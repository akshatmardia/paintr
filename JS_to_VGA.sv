==> flow/design.v <==
module JS_to_VGA (clk, positionX, positionY, vga_x, vga_y);
	input logic clk;
	input logic [7:0] positionX, positionY;
    output logic [10:0] vga_x, vga_y;
	always_ff @(posedge clk) begin
		if (positionX <= 8'b00110000) begin
			vga_x <= vga_x;
		end else if (positionX[7] == 1) begin
			vga_x <= vga_x - 1'b1;
		end else begin
			vga_x <= vga_x + 1'b1;
		end
		if (positionY <= 8'b00110000) begin
			vga_y <= vga_y;
		end else if (positionY[7] == 1) begin
			vga_y <= vga_y + 1'b1;
		end else begin
			vga_y <= vga_y - 1'b1;
		end
	end
endmodule
### From RTL to reports: JS_to_VGA

The steps from the RTL of JS_to_VGA to its reports follow in flow order.
Lines are those of the file above, counted from 1.
Operators: Yosys type, input widths -> output width; for muxes data width and select width s.
The mark n/a stands for no value.

| design | value |
|---|---|
| top module | JS_to_VGA |
| clock input | clk |
| library | sky130hd |
| corner | tt_025C_1v80 |

### After elaboration

Counts by Yosys on the flattened word-level netlist (proc, flatten, opt, wreduce; memories kept). Register bits leave out memories and registers merged into their read ports (data or address); mux counts leave out enables and synchronous resets folded into registers. Print and check cells are left out. Cells with the same type and inputs are merged into one.

| storage and ports | value |
|---|---|
| register bits after elaboration | 22 |
| bits of input ports | 17 |
| output and inout port bits | 22 |

| cells by class | value |
|---|---|
| add/subtract/negate cells | 4 |
| magnitude comparators | 2 |
| muxes and demuxes | 2 |

Operator list:

| cell | number |
|---|---|
| $add 11x1->11 const B | 2 |
| $sub 11x1->11 const B | 2 |
| $mux 11 | 2 |
| $le 8x6->1 const B | 2 |

### Logic depth

Longest topological path by Yosys (ltp), each cell counted once; first at word level (registers and memories cut), then after technology mapping (sequential cells cut; the memories' decode and read muxes count).

| depth | value |
|---|---|
| depth after elaboration | 2 |
| ABC_AREA | 0 |
| mapped depth | 7 |

### Netlist

Source: synth_stat.txt of the flow (Yosys; design flattened, memories mapped). It holds for the ABC_AREA given above (unset counts as 0); a run with the other value may have another netlist.

| mapped netlist | value |
|---|---|
| mapped cells | 138 |
| synthesis area | 1,576.5 µm² |
| area of sequential cells | 660.6 µm² |
| flip-flop cells | 22 |

Cell types:

| cell type | number | total area (µm²) |
|---|---|---|
| sky130_fd_sc_hd__edfxtp_1 | 22 | 660.634 |
| sky130_fd_sc_hd__ha_1 | 18 | 225.216 |
| sky130_fd_sc_hd__xnor2_1 | 15 | 131.376 |
| sky130_fd_sc_hd__o2111ai_2 | 3 | 45.043 |
| sky130_fd_sc_hd__xor2_1 | 5 | 43.792 |
| sky130_fd_sc_hd__a21oi_1 | 8 | 40.038 |
| sky130_fd_sc_hd__fa_1 | 2 | 40.038 |
| sky130_fd_sc_hd__nand3_1 | 8 | 40.038 |
| sky130_fd_sc_hd__nor2_1 | 10 | 37.536 |
| sky130_fd_sc_hd__inv_1 | 8 | 30.029 |
| sky130_fd_sc_hd__a21oi_2 | 3 | 26.275 |
| sky130_fd_sc_hd__nand2_1 | 6 | 22.522 |
| sky130_fd_sc_hd__o21a_1 | 3 | 22.522 |
| sky130_fd_sc_hd__a311o_1 | 2 | 20.019 |
| sky130_fd_sc_hd__nor2b_1 | 3 | 18.768 |
| sky130_fd_sc_hd__o41ai_2 | 1 | 16.266 |
| sky130_fd_sc_hd__a21o_1 | 2 | 15.014 |
| sky130_fd_sc_hd__or4_1 | 2 | 15.014 |

Not listed: further types 14, cells in them 17.

### Timing after synthesis

Source: OpenSTA report_checks on the synthesized netlist (no wires, ideal clock, input and output delay 20% of the period each), path of least setup slack; recovery checks are left aside. Register names are those of the netlist, which keeps one name where synthesis merged equal registers.

| path after synthesis | value |
|---|---|
| path kind | input to register |
| from | input port positionY[7] |
| to | register vga_y[8] |
| period | 1.86 ns |
| input delay | 0.372 ns |
| time at the first pin | 0.372 ns |
| arrival time | 1.696 ns |
| data required time | 1.598 ns |
| path slack | -0.098 ns |
| delay of the path | 1.586 ns |
| driving pins on the path | 7 |
| path buffers | 0 |
| period reached after synthesis | 1.958 ns |

"delay of the path" = arrival - input delay + setup time.
"driving pins on the path": output pins that drive a net of the path, with the launching flip-flop's if there is one; two outputs of one cell count as two.
"period reached after synthesis" = period - worst setup slack (recovery checks aside). The figure is calculated, with input and output delays left at 20% of the set period.
Between the ends stands the longest chain of elaborated cells between them, by number of cells; it is not shown to be the way that was timed. Of several equally long chains one is given.
A line is the first line of the expression or statement that the cell stems from. Yosys adds cells for indexed reads and writes and turns some case tables into memories.
At most two assigning lines are given for a register; there are more.
Ways into the end's enable are left out, as the timed path ends at the data pin.

| on the way, after synthesis | value |
|---|---|
| path through | sky130_fd_sc_hd__inv_1 sky130_fd_sc_hd__fa_1 sky130_fd_sc_hd__a21oi_1 sky130_fd_sc_hd__nor2_1 sky130_fd_sc_hd__a211oi_2 sky130_fd_sc_hd__a21oi_1 sky130_fd_sc_hd__xor2_1 |
| cells in the longest elaborated chain | 1 |

Ends and longest elaborated chain, after synthesis:

| what | line | RTL |
|---|---|---|
| from (decl) | 3 | `input logic [7:0] positionX, positionY;` |
| $mux 11 | 15 | `end else if (positionY[7] == 1) begin` |
| to (assign) | 14 | `vga_y <= vga_y;` |
| to (assign) | 16 | `vga_y <= vga_y + 1'b1;` |
| to (decl) | 4 | `output logic [10:0] vga_x, vga_y;` |

### Timing after layout

From the final timing report of stored run 1: the path of least setup slack in the routed layout; clock arrival at registers is part of the times.

| path post-layout | value |
|---|---|
| path kind | input to register |
| from | input port positionY[7] |
| to | register vga_y[8] |
| period | 2.3 ns |
| input delay | 0.46 ns |
| time at the first pin | 0.46 ns |
| arrival time | 2.24 ns |
| data required time | 2.33 ns |
| path slack | 0.09 ns |
| driving pins on the path | 8 |
| path buffers | 1 |

Between the ends stands the longest chain of elaborated cells between them, by number of cells; it is not shown to be the way that was timed. Of several equally long chains one is given.
At most two assigning lines are given for a register; there are more.
Ways into the end's enable are left out, as the timed path ends at the data pin.

| on the way, post-layout | value |
|---|---|
| path through | sky130_fd_sc_hd__clkdlybuf4s50_1 sky130_fd_sc_hd__inv_2 sky130_fd_sc_hd__fa_1 sky130_fd_sc_hd__a21oi_2 sky130_fd_sc_hd__nor2_1 sky130_fd_sc_hd__a211oi_2 sky130_fd_sc_hd__a21oi_1 sky130_fd_sc_hd__xor2_1 |
| cells in the longest elaborated chain | 1 |

Ends and longest elaborated chain, post-layout:

| what | line | RTL |
|---|---|---|
| from (decl) | 3 | `input logic [7:0] positionX, positionY;` |
| $mux 11 | 15 | `end else if (positionY[7] == 1) begin` |
| to (assign) | 14 | `vga_y <= vga_y;` |
| to (assign) | 16 | `vga_y <= vga_y + 1'b1;` |
| to (decl) | 4 | `output logic [10:0] vga_x, vga_y;` |

# Flow runs of JS_to_VGA

2 stored runs of JS_to_VGA in the flow (synthesis by Yosys, layout by OpenROAD, sky130hd cells), in arbitrary order. Constraints: input delay and output delay 20% of the set period each, output load 0.01 pF.
"achieved clock period" = clock period - worst setup slack. The figure is calculated, with input and output delays left at 20% of the set period.
"critical setup path time" = time allowed to the worst setup path (clock period - input delay - output delay, where it has them) - its slack; a late launch clock adds to it, a late capture clock takes from it.
By "overall power" is meant OpenSTA's value without simulated activity: inputs other than the clock are taken to toggle once in ten clock periods, and the tool carries that through the logic.

#### Stored run 1

| setting | value |
|---|---|
| period_ns | `2.3` |
| CORE_UTILIZATION | `27` |
| PLACE_DENSITY_LB_ADDON | `0.07` |
| CELL_PAD_IN_SITES_DETAIL_PLACEMENT | `0` |
| TNS_END_PERCENT | `100` |
| GPL_TIMING_DRIVEN | `1` |
| CAP_MARGIN | `35` |
| SLEW_MARGIN | `20` |
| MAX_ROUTING_LAYER | `met4` |
| CORE_MARGIN | `2` |

| result | value |
|---|---|
| area of the synthesized netlist | 1,576.5 µm² |
| die area | 6,465.8 µm² |
| utilization in the final report | 43.8% |
| setup slack of the worst path | 0.087 ns |
| total negative slack on setup checks | 0.000 ns |
| post-route worst hold slack | 0.667 ns |
| overall power | 3,597 µW |
| achieved clock period | 2.213 ns |
| critical setup path time | 1.75 ns |
| worst path kind | input to register |

#### Stored run 2

| setting | value |
|---|---|
| period_ns | `2.44` |
| CORE_UTILIZATION | `30` |
| SETUP_SLACK_MARGIN | `-0.09` |
| CORE_ASPECT_RATIO | `0.7` |
| CORE_MARGIN | `8` |
| CELL_PAD_IN_SITES_GLOBAL_PLACEMENT | `0` |
| CTS_CLUSTER_DIAMETER | `46` |
| MIN_ROUTING_LAYER | `met1` |
| CAP_MARGIN | `20` |
| SLEW_MARGIN | `20` |

| result | value |
|---|---|
| area of the synthesized netlist | 1,576.5 µm² |
| die area | 7,867.7 µm² |
| utilization in the final report | 45.0% |
| setup slack of the worst path | 0.082 ns |
| total negative slack on setup checks | 0.000 ns |
| post-route worst hold slack | 0.656 ns |
| overall power | 3,167 µW |
| achieved clock period | 2.358 ns |
| critical setup path time | 1.87 ns |
| worst path kind | input to register |
