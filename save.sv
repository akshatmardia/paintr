==> flow/design.v <==
module save (CLOCK_50, x, y, save_sw, write_addr, data);
	input logic [10:0] x, y;
	input logic save_sw, CLOCK_50;
	output logic [8:0] write_addr;
	output logic [639:0] data;
	always_ff @(posedge CLOCK_50) begin
		if (~save_sw) begin
			write_addr <= 9'd0;
			data <= 640'd0;
		end else begin
			if (data != 640'd0) begin
				data <= 640'd0;
			end
			if (write_addr == y) begin
				data <= data | (1'b1 << x);
			end
			write_addr <= y;
		end
	end
endmodule  
-- Tool chain data of save
The steps from the RTL of save to its reports follow in flow order.
Line numbers count from 1 in the design file above.
Cell names lack the library's common part.
Not given: --
- top module: save
- clock port: CLOCK_50
- cell library: sky130hd
- timing corner: tt_025C_1v80

-- Elaborated design
Counts by Yosys on the flattened word-level netlist (proc, flatten, opt, wreduce; memories kept). Register bits leave out memories and registers merged into their read ports (data or address). Print and check cells are left out. Cells with the same type and inputs are merged into one.
- noted add/sub/neg operators: 0
- $mul at 0
- divide/modulo/power cells: 0
- $lt $le $gt $ge: 0
- equal/unequal tests at 1
- shifts and indexed selects at 1
- noted mux-type cells: 2
- bitwise logic cells: 1
- noted reduce/logical cells: 2
- operators with widths (kind ; number):
    two-way mux 640 bit ; 2
    << shifter 1 x 11 -> 640 bit (first input constant) ; 1
    bitwise OR 640 bit ; 1
    nonzero test 640 bit ; 1
    == test 9 x 11 -> 1 bit ; 1
    nonzero test 2 bit ; 1
- noted bits in registers: 649
- bits in latches at 0
- RAM bits at 0
- memory bits (read-only) at 0
- noted clocked read ports x word width: 0
- memories at 0
- noted output and inout bits: 649

-- Longest topological paths
Longest topological path by Yosys (ltp), each cell counted once; first at word level (registers and memories cut), then after technology mapping (sequential cells cut; the memories' decode and read muxes count).
- noted depth in word-level cells: 3
- noted ABC_AREA: 0
- mapped depth: 9
- depth with buffers taken out: 6

-- After synthesis
Yosys stat after the flow's synthesis: flattened, memories mapped to cells. It holds for the ABC_AREA given above (unset counts as 0); a run with the other value may have another netlist.
- mapped cells at 3169
- cell area after synthesis: 25164.1 sq um
- noted area of sequential cells: 12992.5 sq um
- flip-flops at 649
- cells by type (cell ; number):
    dfxtp_1 ; 649
    o21ai_0 ; 564
    nor3_1 ; 514
    nor2_1 ; 677
    nor4_1 ; 171
    clkbuf_1 ; 228
    buf_2 ; 71
    nor3b_2 ; 27
    nor3b_1 ; 40
    nand4_1 ; 47
    a21oi_1 ; 58
    nand2_1 ; 41
    and2_1 ; 13
    xor2_1 ; 9
    buf_6 ; 5
    o21ai_1 ; 11
    nor4_4 ; 2
    a31oi_1 ; 6
Other cell types: 15; their cells: 36.

-- Path before layout
Source: OpenSTA report_checks on the synthesized netlist (no wires, ideal clock, input and output delay 20% of the period each), path of least setup slack; recovery checks are left aside. Register names are those of the netlist, which keeps one name where synthesis merged equal registers.
- path type: input-to-reg
- start point: input y[4]
- end point: register data[586]
- noted period: 2070 ps
- noted external input delay: 414 ps
- noted launch time at the first pin: 414 ps
- arrival at 1990 ps
- required time at 1997 ps
- noted path slack: 7 ps
- noted path delay: 1649 ps
- noted driving pins on the path: 7
- period reached after synthesis: 2063 ps
"path delay" = arrival - input delay + setup time.
"driving pins on the path": output pins that drive a net of the path, with the launching flip-flop's if there is one; two outputs of one cell count as two.
"period reached after synthesis" = period - worst setup slack (recovery checks aside). The figure is calculated, with input and output delays left at 20% of the set period.
The rows between start and end are the longest chain of elaborated cells between them; the timing report does not say that the signal goes this way. Where chains are equally long, one stands for them.
Each line given opens the expression or statement behind the cell; cells for indexed reads and writes are added by Yosys, which also makes memories of some case tables.
At most two assigning lines are given for a register; there are more.
- cells stage by stage: xor2_1 > nor4_4 > nand4_2 > nor3b_2 > clkbuf_1 > a21oi_1 > nor3b_2
- cells in the longest elaborated chain at 2
- noted elaborated cells on any way between the ends: 3
- ends and longest elaborated chain, after synthesis (what ; line ; RTL):
    start: declaration ; 2 ; input logic [10:0] x, y;
    == test 9 x 11 -> 1 bit ; 14 ; if (write_addr == y) begin
    two-way mux 640 bit ; 14 ;
    end: assignment ; 12 ; data <= 640'd0;
    end: assignment ; 15 ; data <= data | (1'b1 << x);
    end: declaration ; 5 ; output logic [639:0] data;

-- Worst path after layout
From the final timing report of entry A: the path of least setup slack in the routed layout; clock arrival at registers is part of the times.
The report prints the path's times to 10 ps; the period is as set.
- path type: reg-to-reg
- start point: register data[577]
- end point: register data[615]
- noted period: 1840 ps
- noted launch time at the first pin: 610 ps
- arrival at 3410 ps
- required time at 2370 ps
- noted path slack: -1040 ps
- noted driving pins on the path: 10
The rows between start and end are the longest chain of elaborated cells between them; the timing report does not say that the signal goes this way. Where chains are equally long, one stands for them.
At most two assigning lines are given for a register; there are more.
- cells stage by stage: dfxtp_1 > nor4_2 > nand4_1 > nor4_4 > buf_4 > nand4_1 > o31a_4 > buf_12 > buf_12 > nor3b_4
- cells in the longest elaborated chain at 3
- noted elaborated cells on any way between the ends: 4
- ends and longest elaborated chain, after layout (what ; line ; RTL):
    start: declaration ; 5 ; output logic [639:0] data;
    start: assignment ; 9 ; data <= 640'd0;
    start: assignment ; 15 ; data <= data | (1'b1 << x);
    nonzero test 640 bit ; 11 ; if (data != 640'd0) begin
    two-way mux 640 bit ; 11 ;
    two-way mux 640 bit ; 14 ; if (write_addr == y) begin
    end: assignment ; 12 ; data <= 640'd0;
    end: assignment ; 15 ;
    end: declaration ; 5 ;

Appendix: measured runs

Measured data: module save, platform sky130hd, 2 stored runs of the flow under differing settings, order arbitrary. Input and output delays are each 20% of the period that was set; the output load is 0.01 pF.
"period reached" = clock period - worst setup slack. The figure is calculated, with input and output delays left at 20% of the set period.
"allowed time less slack (worst setup path)" = time allowed to the worst setup path (clock period - input delay - output delay, where it has them) - its slack; a late launch clock adds to it, a late capture clock takes from it.
"total power after layout": no workload was simulated; the value follows from the tool's default switching activity.
"allowed time less slack (worst setup path)" is given in steps of 10 ps.

Entry A

==> flow/run.sh <==
#!/bin/bash
# the make line also repeats the synthesis and layout settings of config.mk as NAME=value (left out here)
make -C /OpenROAD-flow-scripts/flow DESIGN_CONFIG=/design/flow/config.mk WORK_HOME=/design/flow/orfs CLKGATE_MAP_FILE= finish
==> flow/config.mk <==
export PLATFORM = sky130hd
export DESIGN_NAME = save
export DESIGN_NICKNAME = save
export VERILOG_FILES = /design/flow/design.v
export SDC_FILE = /design/flow/constraint.sdc
export NUM_CORES = 4
export LEC_CHECK = 0
export CAP_MARGIN = 20
export CORE_MARGIN = 2
export CORE_UTILIZATION = 40
export SLEW_MARGIN = 20
==> flow/constraint.sdc <==
create_clock -name core_clock -period 1.84 [get_ports {CLOCK_50}]
set_input_delay 0.3680 -clock core_clock [delete_from_list [all_inputs] [get_ports {CLOCK_50}]]
set_output_delay 0.3680 -clock core_clock [all_outputs]
set_load 0.01 [all_outputs]

Measured in entry A:
- utilization at 69.7%
- total die area at 64933.2 sq um
- noted the allowed time less slack (worst setup path): 2880 ps
- kind of the worst setup path: reg-to-reg
- noted the period reached: 2877 ps
- summed negative setup slack at -702956 ps
- lowest setup slack at -1037 ps
- worst-case hold slack: 105 ps
- standard-cell area after routing: 43176.4 sq um
- total power after layout at 29.993 mW
- synthesized cell area at 25164.1 sq um

Entry B

==> flow/run.sh <==
#!/bin/bash
# the make line also repeats the synthesis and layout settings of config.mk as NAME=value (left out here)
make -C /OpenROAD-flow-scripts/flow DESIGN_CONFIG=/design/flow/config.mk WORK_HOME=/design/flow/orfs CLKGATE_MAP_FILE= finish
==> flow/config.mk <==
export PLATFORM = sky130hd
export DESIGN_NAME = save
export DESIGN_NICKNAME = save
export VERILOG_FILES = /design/flow/design.v
export SDC_FILE = /design/flow/constraint.sdc
export NUM_CORES = 4
export LEC_CHECK = 0
export CAP_MARGIN = 20
export CELL_PAD_IN_SITES_GLOBAL_PLACEMENT = 1
export CORE_MARGIN = 2
export CORE_UTILIZATION = 57
export SLEW_MARGIN = 20
export TNS_END_PERCENT = 55
==> flow/constraint.sdc <==
create_clock -name core_clock -period 1.73 [get_ports {CLOCK_50}]
set_input_delay 0.3460 -clock core_clock [delete_from_list [all_inputs] [get_ports {CLOCK_50}]]
set_output_delay 0.3460 -clock core_clock [all_outputs]
set_load 0.01 [all_outputs]

Entry B: unfinished; error GPL-0301 in placement.
